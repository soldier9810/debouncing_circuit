==> flow/design.v <==
`timescale 1ns / 1ps
module counter_10ms(
    input logic clk,
    input logic reset,
    output logic ms10
    );
    logic [19:0] count, next_count;
    always_ff @(posedge clk) begin
        if (reset) count <= 0;
        else count <= next_count;
    end
    assign next_count = (count == 20'd999999) ? 20'd0 : count + 1'b1;
    assign ms10 = (count == 20'd999999) ? 1'b1 : 1'b0;
endmodule
`timescale 1ns / 1ps
module delayed_debouncer(
    input logic sw, clk, reset,  
    output logic db  
    );
    logic ms10;  
    counter_10ms inst1(.*);
    typedef enum {zero, wait1_10, wait1_20, wait1_30, one, wait0_10, wait0_20, wait0_30} state_type;
    state_type current_state, next_state;
    always_comb begin
        case (current_state)
            zero: next_state = (sw==1'b0) ? zero : wait1_10;
            wait1_10: next_state = (sw) ? ((ms10) ? wait1_20 : wait1_10):zero;
            wait1_20: next_state = (sw) ? ((ms10) ? wait1_30 : wait1_20):zero;
            wait1_30: next_state = (sw) ? ((ms10) ? one : wait1_30):zero;
            one: next_state = (sw) ? one : wait0_10;
            wait0_10: next_state = (sw) ? one : ((ms10) ? wait0_20 : wait0_10);
            wait0_20: next_state = (sw) ? one : ((ms10) ? wait0_30 : wait0_20);
            wait0_30: next_state = (sw) ? one : ((ms10) ? zero : wait0_30);
            default: next_state = zero;
        endcase
    end
    always_ff @(posedge clk) begin
        if (reset) current_state <= zero;
        else current_state <= next_state;
    end
    assign db = (current_state == one | current_state == wait0_10 | current_state == wait0_20 | current_state == wait0_30)? 1'b1 : 1'b0;
endmodule
Reports on delayed_debouncer
Tool output for the design above, in the order of the flow.
Line numbers count from 1 in the design file above.
Cell names lack the library's common part.
Not given: -

set-up
  design top = delayed_debouncer
  clock input = clk
  standard-cell library = sky130hd
  corner = tt_025C_1v80

Elaborated design
Yosys after proc, flatten, opt, wreduce and memory -nomap, before mapping. Enables and synchronous resets that opt folds into registers are not counted as muxes. Memory bits, and registers merged into a memory's read port (data or address), are not among the register bits. Print and check cells are not counted.

word-level totals
  input port bits = 3
  output and inout bits = 1
  cells after elaboration = 33
  register bits after elaboration = 52

operators by class
  eq/ne operators = 8
  mux-type cells = 17
  add/sub/neg operators = 1
  bitwise gates (word level) = 3
  reduce/logical cells = 2

operator list
  operator                                                         number
  32-bit by 3-bit equality test with 1-bit output with constant B  4
  32-bit by 2-bit equality test with 1-bit output with constant B  2
  32-bit by 1-bit equality test with 1-bit output with constant B  1
  32-bit logical NOT                                               1
  3-bit case mux with 8-bit select                                 1
  20-bit by 1-bit adder with 20-bit output with constant B         1
  20-bit equality test with constant B                             1
  3-bit two-way mux                                                4
  2-bit two-way mux                                                6
  1-bit two-way mux                                                6
  1-bit bitwise OR                                                 3
  2-bit OR reduction                                               1

Depth
Yosys ltp: most cells in a row. Word level: on the elaborated netlist, between registers, memories and ports. Mapped: between sequential cells and ports; inverters and the memories' decode and read muxes count.

depth
  depth after elaboration = 5
  ABC_AREA = 0
  depth in mapped cells = 6
  gate-level depth less buffers = 5

Netlist
The flow's flattened synthesis, as Yosys stat reports it; memories are mapped. The netlist is that of the ABC_AREA named above (0 if unset); the other value can give another one.

cell types
  cell     number  area in all (um^2)
  dfxtp_1  28      560.538
  nor2_1   17      63.811
  xnor2_1  7       61.309
  nand2_1  15      56.304
  mux2i_1  5       50.048
  o21ai_0  9       45.043
  or3_1    6       37.536
  nand3_1  7       35.034
  xor2_1   4       35.034
  a21oi_1  6       30.029
  o31ai_4  1       21.27
  and3_1   3       18.768
  inv_1    5       18.768
  nor4_1   3       18.768
  nor3_4   1       16.266
  or4b_4   1       13.763
  and2_1   2       12.512
  ha_1     1       12.512

Other cell types: 13; their cells: 14.

mapped netlist
  sequential area = 0.0005605 mm^2
  buffers = 1
  cell area after synthesis = 0.0012287 mm^2
  mapped flip-flops = 28
  cells in the netlist = 135

The figures by module come from a second, unflattened synthesis with its own total; it is not the netlist above.

unflattened totals
  cell total of the unflattened synthesis = 135
  area total of the unflattened synthesis = 0.0012474 mm^2

Each row is one instance without its submodules.

modules
  module             area (mm^2)  times used  seq. area (mm^2)  cells
  counter_10ms       0.0009296    1           0.0004004         103
  delayed_debouncer  0.0003178    1           0.0001602         32

Timing after synthesis
OpenSTA on the mapped netlist: ideal clock, no wires. The path of least setup slack (recovery checks aside). Input and output delay are each 20% of the period. Register names are those of the netlist, which keeps one name where synthesis merged equal registers.

timing path post-synthesis
  path kind = register to register
  start point = register inst1.count[0]
  end point = register inst1.count[12]
  driving pins on the path = 7
  path buffers = 1
  library setup time = 115 ps
  clock period = 2,810 ps
  required time = 2,695 ps
  delay of the path = 1,736 ps
  path slack = 1,074 ps
  arrival time = 1,621 ps
  time at the first pin = 0 ps
  synthesis period reached = 1,736 ps

"delay of the path" = arrival - input delay + setup time.
"driving pins on the path" counts driving pins, that of a launching flip-flop among them; a cell with two outputs on the path counts twice.
"synthesis period reached" = period - worst setup slack (recovery checks aside). The figure is calculated, with input and output delays left at 20% of the set period.
The rows between start and end are the longest chain of elaborated cells between them; the timing report does not say that the signal goes this way. Where chains are equally long, one stands for them.
Each line given opens the expression or statement behind the cell; cells for indexed reads and writes are added by Yosys, which also makes memories of some case tables.

on the way, post-synthesis
  cell sequence = dfxtp_1 ha_1 and4_1 nand4_1 o31ai_4 buf_6 nor2_1
  cells in the longest elaborated chain = 2
  elaborated cells on any way between the ends = 3
  those cells by class = add/sub: 1; eq/ne: 1; reduce/logical: 1

ends and longest elaborated chain, post-synthesis
  element               line  text
  start, declared       7     logic [19:0] count, next_count;
  start, assigned       9     if (reset) count <= 0;
  start, assigned       10    else count <= next_count;
  20-bit equality test  12    assign next_count = (count == 20'd999999) ? 20'd0 : count + 1'b1;
  2-bit OR reduction    -
  end, assigned         9
  end, assigned         10
  end, declared         7

Worst path after layout
Path of least setup slack in the final report of run 2 (OpenROAD, finished layout, wires in). Where an end is a register, its clock arrival counts in the times.
The report prints the path's times to 10 ps; the period is as set.

timing path post-layout
  path kind = register to register
  start point = register inst1.count[12]
  end point = register inst1.count[19]
  path slack = -520 ps
  clock period = 1,260 ps
  arrival time = 2,050 ps
  library setup time = 50 ps
  required time = 1,530 ps
  time at the first pin = 330 ps
  driving pins on the path = 6
  path buffers = 1

The rows between start and end are the longest chain of elaborated cells between them; the timing report does not say that the signal goes this way. Where chains are equally long, one stands for them.

on the way, post-layout
  cell sequence = dfxtp_2 buf_4 nand3_1 or3_1 or3_1 a21oi_2
  cells in the longest elaborated chain = 2
  elaborated cells on any way between the ends = 3
  those cells by class = add/sub: 1; eq/ne: 1; reduce/logical: 1

ends and longest elaborated chain, post-layout
  element               line  text
  start, declared       7     logic [19:0] count, next_count;
  start, assigned       9     if (reset) count <= 0;
  start, assigned       10    else count <= next_count;
  20-bit equality test  12    assign next_count = (count == 20'd999999) ? 20'd0 : count + 1'b1;
  2-bit OR reduction    -
  end, assigned         9
  end, assigned         10
  end, declared         7

Below are 2 stored runs of the flow (Yosys, OpenROAD; platform sky130hd) on delayed_debouncer, each with its settings and what was measured, unordered. Constraints: input delay and output delay 20% of the set period each, output load 0.01 pF.
By "period reached" is meant the clock period of the run minus its worst setup slack. This is arithmetic on one report: input and output delays are still those of the set period (20% each).
"time used up by the worst setup path": the worst setup path's part of the clock period (all of it between registers, 20% less for each end at a port) less its slack. A launch clock that arrives late makes it longer, a capture clock that arrives late makes it shorter.
"total power after layout" is the tool's figure for a default switching activity; nothing was simulated.
"time used up by the worst setup path" is known to 10 ps.
A setting shown as n/a is not set for that run.
A result given as n/a is not shown for that run.

setting or result                              run 1  run 2
period_ns                                      2.37   1.26
CORE_UTILIZATION                               71     62
PLACE_DENSITY_LB_ADDON                         0.05   n/a
CELL_PAD_IN_SITES_GLOBAL_PLACEMENT             1      n/a
ABC_AREA                                       0      n/a
GPL_ROUTABILITY_DRIVEN                         0      n/a
CTS_CLUSTER_SIZE                               27     99
CAP_MARGIN                                     25     20
MIN_ROUTING_LAYER                              met2   met1
MAX_ROUTING_LAYER                              met4   met4
CORE_MARGIN                                    2      8
SLEW_MARGIN                                    20     20
PLACE_DENSITY                                  n/a    0.41
period reached (ps)                            n/a    1,780
smallest hold slack (ps)                       n/a    496
full die area (mm^2)                           n/a    0.0036621
worst setup slack after layout (ps)            n/a    -520
post-layout utilization (%)                    n/a    92.7
total power after layout (mW)                  n/a    1.617
mapped cell area after synthesis (mm^2)        n/a    0.0012287
standard-cell area of the final layout (mm^2)  n/a    0.0017817
total negative setup slack (ps)                n/a    -12,117
time used up by the worst setup path (ps)      n/a    1,780
worst path kind                                n/a    register to register

Run 1: incomplete, placement halted on FLW-0024
